==> flow/design.v <==
`timescale 1ns / 1ps
module VGAAdapter(
    input wire clk,
    input wire rst,
    input wire[15:0] addr,
    input wire[7:0] in_char,
    input wire[7:0] row,
    input wire[6:0] col,
    output wire[3:0] out_char
    );
parameter n=400;
parameter c=20;
reg [7:0] RegChar [0:n-1];
integer i;
always@(posedge clk or posedge rst) begin
    if (rst) begin
        for (i=0; i<n; i=i+1) begin
            RegChar[i] <= 0;
        end
    end else begin
        if (addr < n) begin
            RegChar[addr] <= in_char;
        end
    end
end
assign out_char=((row < c) & (col < c)) ? RegChar[row * c + col] : 0;
endmodule
Tool chain data of VGAAdapter
What the tools print for VGAAdapter, step after step.
Line numbers count from 1 in the design file above.
Cell names lack the library's common part.
{"block": "design", "top": "VGAAdapter", "clock_port": "clk", "lib": "sky130hd", "lib_corner": "tt_025C_1v80"}

Elaborated design
Yosys after proc, flatten, opt, wreduce and memory -nomap, before mapping. Enables and synchronous resets that opt folds into registers are not counted as muxes. Print and check cells are not counted. Equal cells are merged and count once.
{"block": "word_totals", "ff_bits": 1600, "input_bits": 41, "word_cells": 1608}
{"block": "classes", "add_sub_neg": 1, "mul": 1, "cmp": 3, "equal": 798, "mux": 2, "bitwise": 1, "reduce_and_logical": 402}
{"block": "op_table", "op": "9-bit == test with constant B", "n": 288}
{"block": "op_table", "op": "9-bit by 8-bit == test with 1-bit output with constant B", "n": 256}
{"block": "op_table", "op": "4-bit parallel mux with 400-bit select", "n": 1}
{"block": "op_table", "op": "9-bit by 7-bit == test with 1-bit output with constant B", "n": 128}
{"block": "op_table", "op": "2-bit AND reduction", "n": 400}
{"block": "op_table", "op": "9-bit by 6-bit == test with 1-bit output with constant B", "n": 64}
{"block": "op_table", "op": "9-bit by 5-bit == test with 1-bit output with constant B", "n": 32}
{"block": "op_table", "op": "9-bit by 4-bit == test with 1-bit output with constant B", "n": 16}
{"block": "op_table", "op": "9-bit by 3-bit == test with 1-bit output with constant B", "n": 8}
{"block": "op_table", "op": "9-bit by 2-bit == test with 1-bit output with constant B", "n": 4}
{"block": "op_table", "op": "8-bit by 3-bit multiplier with 7-bit output with constant B", "n": 1}
{"block": "op_table", "op": "9-bit by 1-bit == test with 1-bit output with constant B", "n": 2}
{"block": "op_table", "op": "9-bit logical NOT", "n": 2}
{"block": "op_table", "op": "16-bit by 9-bit < comparator with 1-bit output with constant B", "n": 1}
{"block": "op_table", "op": "9-bit by 7-bit adder with 9-bit output", "n": 1}
{"block": "op_table", "op": "8-bit by 5-bit < comparator with 1-bit output with constant B", "n": 1}
{"block": "op_table", "op": "7-bit by 5-bit < comparator with 1-bit output with constant B", "n": 1}
{"block": "op_table", "op": "4-bit 2-to-1 mux", "n": 1}
{"block": "op_table", "op": "1-bit bitwise AND", "n": 1}

Longest topological paths
Longest topological path by Yosys (ltp), each cell counted once; first at word level (registers and memories cut), then after technology mapping (sequential cells cut; the memories' decode and read muxes count).
{"block": "logic_depth", "word_depth": 5, "abc_area": 1, "depth_mapped": 28}

After synthesis
Yosys stat after the flow's synthesis: flattened, memories mapped to cells. It holds for the ABC_AREA given above (unset counts as 0); a run with the other value may have another netlist.
The area totals of this step are shown rounded.
{"block": "by_type", "cell_type": "dfrtp_1", "n": 1600}
{"block": "by_type", "cell_type": "nand2_1", "n": 3903}
{"block": "by_type", "cell_type": "o21ai_0", "n": 1607}
{"block": "by_type", "cell_type": "nand3_1", "n": 801}
{"block": "by_type", "cell_type": "nor2_1", "n": 947}
{"block": "by_type", "cell_type": "clkbuf_1", "n": 312}
{"block": "by_type", "cell_type": "o211ai_1", "n": 79}
{"block": "by_type", "cell_type": "nand4_1", "n": 85}
{"block": "by_type", "cell_type": "inv_1", "n": 124}
{"block": "by_type", "cell_type": "buf_2", "n": 91}
{"block": "by_type", "cell_type": "ha_1", "n": 13}
{"block": "by_type", "cell_type": "nand3_2", "n": 14}
{"block": "by_type", "cell_type": "buf_4", "n": 18}
{"block": "by_type", "cell_type": "nor3_1", "n": 23}
{"block": "by_type", "cell_type": "nand2_2", "n": 12}
{"block": "by_type", "cell_type": "nor2_2", "n": 11}
{"block": "by_type", "cell_type": "buf_1", "n": 18}
{"block": "by_type", "cell_type": "nor3_2", "n": 6}
Not listed: further types 17, cells in them 53.
{"block": "mapped", "mapped_cells": 9717, "synth_area_um2": 74700, "sequential_area_um2": 40000, "ffs": 1600, "buffers": 443}

Timing after synthesis
Path of least setup slack by OpenSTA after synthesis, without wires, with an ideal clock, recovery checks aside; 20% of the period is set as input and as output delay. Where synthesis merged equal registers, the netlist keeps one of their names.
{"block": "synth_timing", "path_kind": "input -> output", "from": "in row[1]", "to": "out out_char[0]", "clock_period_ns": 9.01, "out_delay_ns": 1.802, "t_first_pin_ns": 1.802, "t_arrival_ns": 5.017, "t_required_ns": 7.208, "path_slack_ns": 2.191, "delay_ns": 3.215, "stages": 22, "path_buffers": 1, "period_less_setup_slack_ns": 6.819}
"delay_ns" is the arrival time less input delay plus setup time.
A path that ends at an output port has no setup time.
"stages": output pins that drive a net of the path, with the launching flip-flop's if there is one; two outputs of one cell count as two.
"period_less_setup_slack_ns" is the clock period less the worst setup slack; recovery checks do not enter. This is arithmetic on one report: input and output delays are still those of the set period (20% each).
The rows between start and end are the longest chain of elaborated cells between them; the timing report does not say that the signal goes this way. Where chains are equally long, one stands for them.
A line is the first line of the expression or statement that the cell stems from. Yosys adds cells for indexed reads and writes and turns some case tables into memories.
{"block": "synth_between", "cell_sequence": "ha_1 ha_1 fa_1 ha_1 a21oi_1 nand2_1 nand2_1 nand2_2 nand3_2 inv_1 buf_2 o211ai_1 nand2_1 nor2_1 nand2_1 nor2_1 nand2_1 nor2_1 nand2_1 nor2_2 nor2_1 nor2_1", "elab_chain_cells": 5}
{"block": "synth_rtl", "element": "start: declaration", "line_no": 7, "source": "input wire[7:0] row,"}
{"block": "synth_rtl", "element": "8-bit by 3-bit multiplier with 7-bit output", "line_no": 26, "source": "assign out_char=((row < c) & (col < c)) ? RegChar[row * c + col] : 0;"}
{"block": "synth_rtl", "element": "9-bit by 7-bit adder with 9-bit output", "line_no": 26}
{"block": "synth_rtl", "element": "9-bit == test", "line_no": 26}
{"block": "synth_rtl", "element": "4-bit parallel mux with 400-bit select", "line_no": 26}
{"block": "synth_rtl", "element": "4-bit 2-to-1 mux", "line_no": 26}
{"block": "synth_rtl", "element": "end: declaration", "line_no": 9, "source": "output wire[3:0] out_char"}

Worst path after layout
From the final timing report of run 1: the path of least setup slack in the routed layout; clock arrival at registers is part of the times.
{"block": "layout_timing", "path_kind": "input -> output", "from": "in row[1]", "to": "out out_char[1]", "clock_period_ns": 7.56, "out_delay_ns": 1.51, "t_first_pin_ns": 1.51, "t_arrival_ns": 5.91, "t_required_ns": 6.05, "path_slack_ns": 0.14, "stages": 33, "path_buffers": 10}
The rows between start and end are the longest chain of elaborated cells between them; the timing report does not say that the signal goes this way. Where chains are equally long, one stands for them.
{"block": "layout_between", "cell_sequence": "buf_2 ha_4 ha_4 fa_2 ha_4 nand2_1 inv_2 nand3_4 buf_4 nand3_4 nand2_8 buf_8 nand3_4 buf_12 buf_12 buf_4 nor2_2 buf_4 nand2_1 nand2_1 nor2_2 nand2_2 nor2_1 nand2_2 nor2_4 buf_4 nand2_1 buf_4 nor2_4 nand2_1 nor2_2 nor2_4 buf_6", "elab_chain_cells": 5}
{"block": "layout_rtl", "element": "start: declaration", "line_no": 7, "source": "input wire[7:0] row,"}
{"block": "layout_rtl", "element": "8-bit by 3-bit multiplier with 7-bit output", "line_no": 26, "source": "assign out_char=((row < c) & (col < c)) ? RegChar[row * c + col] : 0;"}
{"block": "layout_rtl", "element": "9-bit by 7-bit adder with 9-bit output", "line_no": 26}
{"block": "layout_rtl", "element": "9-bit == test", "line_no": 26}
{"block": "layout_rtl", "element": "4-bit parallel mux with 400-bit select", "line_no": 26}
{"block": "layout_rtl", "element": "4-bit 2-to-1 mux", "line_no": 26}
{"block": "layout_rtl", "element": "end: declaration", "line_no": 9, "source": "output wire[3:0] out_char"}

Stored flow runs of VGAAdapter (2 of them; Yosys, OpenROAD, sky130hd). They differ in their settings and are not a sequence. Constraints: input delay and output delay 20% of the set period each, output load 0.01 pF.
"timing.achieved_period_ns" is the run's clock period less its worst setup slack. It is reckoned from that one timing run; input and output delays stay at 20% of the period that was set.
"critical_path_time_ns" is the time allowed to the run's worst setup path (the clock period less input and output delay, where it has them) less its slack. Clock arrival times count: a late capture clock shortens it, a late launch clock lengthens it.
The measured numbers are rounded.

{"run": "run 1", "settings": { "period_ns": 7.56, "CORE_UTILIZATION": 22, "PLACE_DENSITY_LB_ADDON": 0.16, "CORE_MARGIN": 3, "CELL_PAD_IN_SITES_GLOBAL_PLACEMENT": 1, "CELL_PAD_IN_SITES_DETAIL_PLACEMENT": 0, "TNS_END_PERCENT": 75, "ABC_AREA": 1, "CTS_CLUSTER_SIZE": 77, "CTS_CLUSTER_DIAMETER": 233, "SLEW_MARGIN": 5, "MIN_ROUTING_LAYER": "met1", "CAP_MARGIN": 20 }, "results": { "timing.achieved_period_ns": 7.423, "die_footprint_um2": 347000, "yosys_chip_area_um2": 74700, "setup_worst_slack_ns": 0.137, "finalCellArea_um2": 91100, "critical_path_time_ns": 4.40, "path_kind": "input -> output", "worst_hold_slack_ns": 0.516 }}
{"run": "run 2", "settings": { "period_ns": 7.9, "CORE_UTILIZATION": 25, "SETUP_SLACK_MARGIN": 1.43, "PLACE_DENSITY": 0.39, "CORE_ASPECT_RATIO": 1.39, "CORE_MARGIN": 10, "CELL_PAD_IN_SITES_GLOBAL_PLACEMENT": 1, "CELL_PAD_IN_SITES_DETAIL_PLACEMENT": 0, "ABC_AREA": 1, "SLEW_MARGIN": 10, "MIN_ROUTING_LAYER": "met1", "MAX_ROUTING_LAYER": "met4", "CAP_MARGIN": 20 }, "results": { "timing.achieved_period_ns": 7.495, "die_footprint_um2": 322000, "yosys_chip_area_um2": 74700, "setup_worst_slack_ns": 0.405, "finalCellArea_um2": 96300, "critical_path_time_ns": 4.34, "path_kind": "input -> output", "worst_hold_slack_ns": 0.480 }}
